==> flow/design.v <==
module cache(
    input clk,
    input reset,
    input i_fetch_valid,
    input i_rfread_valid,
    input [5:0] i_current_pc,
    input i_is_br_instr_rfread,
    input [5:0] i_target_pc,
    output logic [5:0] o_prediction_pc,
	output logic o_prediction_fastcall,
	output logic fastz_d,
	output logic fastz_dd,
	input [15:0] i_ir_rfread
);
	localparam OP_MV_X = 4'b0000, OP_ADD_X = 4'b0001, OP_SUB_X = 4'b0010, OP_CMP_X = 4'b0011, OP_LD = 4'b0100, OP_ST = 4'b0101, OP_MVHI = 4'b0110, OP_J_X = 4'b1000, OP_JZ_X = 4'b1001, OP_JN_X = 4'b1010, OP_CALL_X = 4'b1100;
	logic [5:0][14:0] lut;
	logic [5:0] current_pc_rfread;
	logic [5:0] current_pc_rfread_d;
	logic is_br_instr_execute;
	logic [2:0] counter;
	logic [5:0] o_current_pc_execute;
	logic [5:0] o_current_pc_rfread_dd;
	logic [5:0] final_o_current_pc_execute;
	logic fastcall;
	logic fastz;
	logic o_prediction_fastz;
	always_ff @(posedge clk) begin
		if(reset) begin
			fastz_d <= 1'b0;
			fastz_dd <= 1'b0;
		end
		else begin
			fastz_d <= o_prediction_fastz;
			fastz_dd <= fastz_d;
		end
	end
	always_comb begin
		final_o_current_pc_execute = o_current_pc_execute;
		fastcall = 1'b0;
		fastz = 1'b0;
		case(i_ir_rfread[3:0])
			OP_J_X: begin
				if(i_ir_rfread[4]) final_o_current_pc_execute = o_current_pc_rfread_dd;
			end
			OP_JZ_X: begin
				if(i_ir_rfread[4]) begin 
					fastz = 1'b1; 
					final_o_current_pc_execute = o_current_pc_rfread_dd;
				end	
			end
			OP_CALL_X: begin 
				if(i_ir_rfread[4]) begin 
					fastcall = 1'b1; 
					final_o_current_pc_execute = o_current_pc_rfread_dd;
				end	
			end
		endcase  
	end	
	always_ff @(posedge clk) begin
		if (reset) begin
			current_pc_rfread <= 6'd0;
			current_pc_rfread_d <= 6'd0;
			o_current_pc_rfread_dd <= 6'd0;
		end
		else begin
			current_pc_rfread <= i_current_pc;
			current_pc_rfread_d <= current_pc_rfread;
			o_current_pc_rfread_dd <= current_pc_rfread_d;
		end
	end
	always_ff @(posedge clk) begin
		if (reset) begin
			o_current_pc_execute <= 6'd0;
			is_br_instr_execute <= 1'b0;
		end
		else begin			
			if (i_fetch_valid) begin
				is_br_instr_execute <= i_is_br_instr_rfread;
				o_current_pc_execute <= current_pc_rfread;
			end
		end
	end
	always_comb begin
		if (lut[0][0] & (i_current_pc[5:0] == lut[0][6:1])) begin
			o_prediction_pc = lut[0][12:7];
			o_prediction_fastcall = lut[0][13];
			o_prediction_fastz = lut[0][14];
		end
		else if (lut[1][0] & (i_current_pc[5:0] == lut[1][6:1])) begin
			o_prediction_pc = lut[1][12:7];
			o_prediction_fastcall = lut[1][13];
			o_prediction_fastz = lut[1][14];
		end
		else if (lut[2][0] & (i_current_pc[5:0] == lut[2][6:1])) begin
			o_prediction_pc = lut[2][12:7];
			o_prediction_fastcall = lut[2][13];
			o_prediction_fastz = lut[2][14];
		end
		else if (lut[3][0] & (i_current_pc[5:0] == lut[3][6:1])) begin
			o_prediction_pc = lut[3][12:7];
			o_prediction_fastcall = lut[3][13];
			o_prediction_fastz = lut[3][14];
		end
		else if (lut[4][0] & (i_current_pc[5:0] == lut[4][6:1])) begin
			o_prediction_pc = lut[4][12:7];
			o_prediction_fastcall = lut[4][13];
			o_prediction_fastz = lut[4][14];
		end
		else if (lut[5][0] & (i_current_pc[5:0] == lut[5][6:1])) begin
			o_prediction_pc = lut[5][12:7];
			o_prediction_fastcall = lut[5][13];
			o_prediction_fastz = lut[5][14];
		end
		else begin
			o_prediction_pc = i_current_pc + 1'b1;
			o_prediction_fastcall = 1'b0;
			o_prediction_fastz = 1'b0;
		end
	end
	always_ff @(posedge clk) begin
		if (reset) begin
			counter <= 3'd0;
			lut[0] <= 15'd0;
			lut[1] <= 15'd0;
			lut[2] <= 15'd0;
			lut[3] <= 15'd0;
			lut[4] <= 15'd0;
			lut[5] <= 15'd0;
		end
		else if (i_rfread_valid & is_br_instr_execute) begin
				if (counter == 3'd7) begin
					counter <= 3'd7;
				end
				else begin
					counter <= counter + 1'b1;
					case (counter)
						3'd0: begin
							lut[0][0] <= 1'b1;
							lut[0][6:1] <= final_o_current_pc_execute[5:0];
							lut[0][12:7] <= i_target_pc[5:0];
							lut[0][13] <= fastcall;
							lut[0][14] <= fastz;
						end
						3'd1: begin
							lut[1][0] <= 1'b1;
							lut[1][6:1] <= final_o_current_pc_execute[5:0];
							lut[1][12:7] <= i_target_pc[5:0];
							lut[1][13] <= fastcall;
							lut[1][14] <= fastz;
						end
						3'd2: begin
							lut[2][0] <= 1'b1;
							lut[2][6:1] <= final_o_current_pc_execute[5:0];
							lut[2][12:7] <= i_target_pc[5:0];
							lut[2][13] <= fastcall;
							lut[2][14] <= fastz;
						end
						3'd3: begin
							lut[3][0] <= 1'b1;
							lut[3][6:1] <= final_o_current_pc_execute[5:0];
							lut[3][12:7] <= i_target_pc[5:0];
							lut[3][13] <= fastcall;
							lut[3][14] <= fastz;
						end
						3'd4: begin
							lut[4][0] <= 1'b1;
							lut[4][6:1] <= final_o_current_pc_execute[5:0];
							lut[4][12:7] <= i_target_pc[5:0];
							lut[4][13] <= fastcall;
							lut[4][14] <= fastz;
						end
						3'd5: begin
							lut[5][0] <= 1'b1;
							lut[5][6:1] <=  final_o_current_pc_execute[5:0];
							lut[5][12:7] <= i_target_pc[5:0];
							lut[5][13] <= fastcall;
							lut[5][14] <= fastz;
						end
					endcase
				end
			end
		end
endmodule
# ---- Tool chain data of cache
# What the tools print for cache, step after step.
# Lines are those of the file above, counted from 1.
# Library cell names are shortened.
# The mark n/a stands for no value.
dict set report design {
  top_module {cache}
  clock {clk}
  cell_library {sky130hd}
  lib_corner {tt_025C_1v80}
}

# ---- Word level
# Counts by Yosys on the flattened word-level netlist (proc, flatten, opt, wreduce; memories kept). Register bits leave out memories and registers merged into their read ports (data or address); mux counts leave out enables and synchronous resets folded into registers. Print and check cells are left out. Cells with the same type and inputs are merged into one.
dict set report bits {
  out_inout_bits 9
  regBits 120
  in_bits 33
  wordCells 95
}
dict set report op_classes {
  n_reduce_logical 8
  eq_ne 15
  n_logic 8
  mux 24
  add_sub_neg 2
}
# cell n
set op_table {}
lappend op_table {{two-way mux 6 bit} 8}
lappend op_table {{== test 6 bit} 6}
lappend op_table {{AND reduction 3 bit} 6}
lappend op_table {{two-way mux 1 bit} 15}
lappend op_table {{== test 4 bit with constant B} 3}
lappend op_table {{== test 3 bit with constant B} 3}
lappend op_table {{AND 1 bit} 7}
lappend op_table {{== test 3 x 2 -> 1 bit with constant B} 2}
lappend op_table {{adder 6 x 1 -> 6 bit with constant B} 1}
lappend op_table {{adder 3 x 1 -> 3 bit with constant B} 1}
lappend op_table {{== test 3 x 1 -> 1 bit with constant B} 1}
lappend op_table {{zero test 3 bit} 1}
lappend op_table {{OR reduction 3 bit} 1}
lappend op_table {{two-way mux 3 bit} 1}
lappend op_table {{inverter 1 bit} 1}

# ---- Longest topological paths
# Depth = most cells in a row (Yosys ltp): at word level without a register or memory, in the mapped netlist without a sequential cell, where the memories' decode and read muxes count.
dict set report logic_depth {
  depth_word 8
  abc_area 0
  mapped_depth 8
  mapped_depth_nobuf 6
}

# ---- After synthesis
# Yosys stat after the flow's synthesis: flattened, memories mapped to cells. It holds for the ABC_AREA given above (unset counts as 0); a run with the other value may have another netlist.
dict set report mapped {
  mapped_cells 590
  n_buf 37
  yosys_area_um2 5146.2
  flip_flops 120
  seqArea_um2 2402.3
}
# type n type_area_um2
set by_type {}
lappend by_type {dfxtp_1 120 2.4E+03}
lappend by_type {nand2_1 117 439.171}
lappend by_type {a211oi_1 42 315.302}
lappend by_type {a21oi_1 58 290.278}
lappend by_type {nor2_1 64 240.23}
lappend by_type {xnor2_1 21 183.926}
lappend by_type {mux2i_1 17 170.163}
lappend by_type {xor2_1 14 122.618}
lappend by_type {nor2b_1 18 112.608}
lappend by_type {clkbuf_1 27 101.347}
lappend by_type {ha_1 5 62.56}
lappend by_type {buf_6 5 56.304}
lappend by_type {and2_1 6 37.536}
lappend by_type {nand4_1 6 37.536}
lappend by_type {nor3b_1 5 37.536}
lappend by_type {o22ai_1 6 37.536}
lappend by_type {xnor2_2 2 32.531}
lappend by_type {xnor2_4 1 27.526}
# Not listed: further types 33, cells in them 56.

# ---- Worst setup path after synthesis
# Source: OpenSTA report_checks on the synthesized netlist (no wires, ideal clock, input and output delay 20% of the period each), path of least setup slack; recovery checks are left aside. Register names are those of the netlist, which keeps one name where synthesis merged equal registers.
dict set report synth_timing {
  path_type {in2out}
  startpoint {input i_current_pc[5]}
  endpoint {output o_prediction_pc[3]}
  output_delay_ps 714
  setup_slack_ps 469
  period_ps 3570
  delay_ps 1673
  in_delay_ps 714
  stages 7
  t_required_ps 2856
  launch_ps 714
  path_buffers 2
  arrival_ps 2387
  synth_period_reached_ps 3101
}
# "delay_ps" is the arrival time less input delay plus setup time.
# A path that ends at an output port has no setup time.
# "stages": output pins that drive a net of the path, with the launching flip-flop's if there is one; two outputs of one cell count as two.
# "synth_period_reached_ps" is the clock period less the worst setup slack; recovery checks do not enter. This is arithmetic on one report: input and output delays are still those of the set period (20% each).
# Between the ends stands the longest chain of elaborated cells between them, by number of cells; it is not shown to be the way that was timed. Of several equally long chains one is given.
# A line is the first line of the expression or statement that the cell stems from. Yosys adds cells for indexed reads and writes and turns some case tables into memories.
dict set report synth_between {
  cell_sequence {buf_2 -> xor2_1 -> or4_1 -> buf_2 -> nand2_1 -> o22ai_1 -> o41ai_1}
  elab_chain_cells 8
  cells_between 18
  cone_lines 6
  cone_classes {eq/ne (6); mux (6); logic (6)}
}
# element line
set synth_rtl {}
lappend synth_rtl {{start, declared} 6} ;# input [5:0] i_current_pc,
lappend synth_rtl {{== test 6 bit} 109} ;# else if (lut[5][0] & (i_current_pc[5:0] == lut[5][6:1])) begin
lappend synth_rtl {{AND 1 bit} 109}
lappend synth_rtl {{two-way mux 6 bit} 109}
lappend synth_rtl {{two-way mux 6 bit} 104} ;# else if (lut[4][0] & (i_current_pc[5:0] == lut[4][6:1])) begin
lappend synth_rtl {{two-way mux 6 bit} 99} ;# else if (lut[3][0] & (i_current_pc[5:0] == lut[3][6:1])) begin
lappend synth_rtl {{two-way mux 6 bit} 94} ;# else if (lut[2][0] & (i_current_pc[5:0] == lut[2][6:1])) begin
lappend synth_rtl {{two-way mux 6 bit} 89} ;# else if (lut[1][0] & (i_current_pc[5:0] == lut[1][6:1])) begin
lappend synth_rtl {{two-way mux 6 bit} 84} ;# if (lut[0][0] & (i_current_pc[5:0] == lut[0][6:1])) begin
lappend synth_rtl {{end, declared} 9} ;# output logic [5:0] o_prediction_pc,

# ---- Worst path after layout
# Path of least setup slack in the final report of run A (OpenROAD, finished layout, wires in). Where an end is a register, its clock arrival counts in the times.
# The path's times are printed in steps of 10 ps; the period is the one set.
dict set report layout_timing {
  path_type {reg2out}
  startpoint {register lut}
  endpoint {output o_prediction_pc[2]}
  launch_ps 530
  stages 8
  period_ps 2850
  t_required_ps 2280
  arrival_ps 2510
  path_buffers 1
  output_delay_ps 570
  setup_slack_ps -230
}
# An end named without its bit number is one bit of that signal or, where synthesis recoded a state register, one of its new flip-flops.
# Between the ends stands the longest chain of elaborated cells between them, by number of cells; it is not shown to be the way that was timed. Of several equally long chains one is given.
dict set report layout_between {
  cell_sequence {dfxtp_2 -> xnor2_2 -> nand4_1 -> or4_4 -> nand2_2 -> nor3b_1 -> o41ai_2 -> buf_2}
  elab_chain_cells 4
  cells_between 4
  cone_lines 2
  cone_classes {eq/ne (1); mux (2); logic (1)}
}
# element line
set layout_rtl {}
lappend layout_rtl {{start, declared} 16} ;# logic [5:0][14:0] lut;
lappend layout_rtl {{== test 6 bit} 89} ;# else if (lut[1][0] & (i_current_pc[5:0] == lut[1][6:1])) begin
lappend layout_rtl {{AND 1 bit} 89}
lappend layout_rtl {{two-way mux 6 bit} 89}
lappend layout_rtl {{two-way mux 6 bit} 84} ;# if (lut[0][0] & (i_current_pc[5:0] == lut[0][6:1])) begin
lappend layout_rtl {{end, declared} 9} ;# output logic [5:0] o_prediction_pc,

; Below are 2 stored runs of the flow (Yosys, OpenROAD; platform sky130hd) on cache, each with its settings and what was measured, unordered. Constraints: input delay and output delay 20% of the set period each, output load 0.01 pF.
; "worst_path_time_ps" is the time allowed to the run's worst setup path (the clock period less input and output delay, where it has them) less its slack. Clock arrival times count: a late capture clock shortens it, a late launch clock lengthens it.
; "power_uw" is the tool's figure for a default switching activity; nothing was simulated.
; "worst_path_time_ps" is given in steps of 10 ps.

[run A: settings]
period_ns = 2.85
CORE_UTILIZATION = 47
CAP_MARGIN = 20
CORE_MARGIN = 2
SLEW_MARGIN = 20
[run A: results]
ys_area_um2 = 5146.2
final_util_pct = 64.2
power_uw = 4103
worst_path_time_ps = 2510
critical_path_type = reg2out
ws_setup_ps = -226
final_cell_area_um2 = 6895.4
total_negative_slack_ps = -1088
ws_hold_ps = 438
design_die_area_um2 = 11802.6

[run B: settings]
period_ns = 4.56
CORE_UTILIZATION = 34
SETUP_SLACK_MARGIN = 0.73
PLACE_DENSITY = 0.56
CORE_MARGIN = 9
CELL_PAD_IN_SITES_GLOBAL_PLACEMENT = 3
MIN_ROUTING_LAYER = met1
CAP_MARGIN = 20
SLEW_MARGIN = 20
[run B: results]
ys_area_um2 = 5146.2
final_util_pct = 45.8
power_uw = 2627
worst_path_time_ps = 1970
critical_path_type = in2out
ws_setup_ps = 769
final_cell_area_um2 = 6730.2
total_negative_slack_ps = 0
ws_hold_ps = 441
design_die_area_um2 = 19888.1
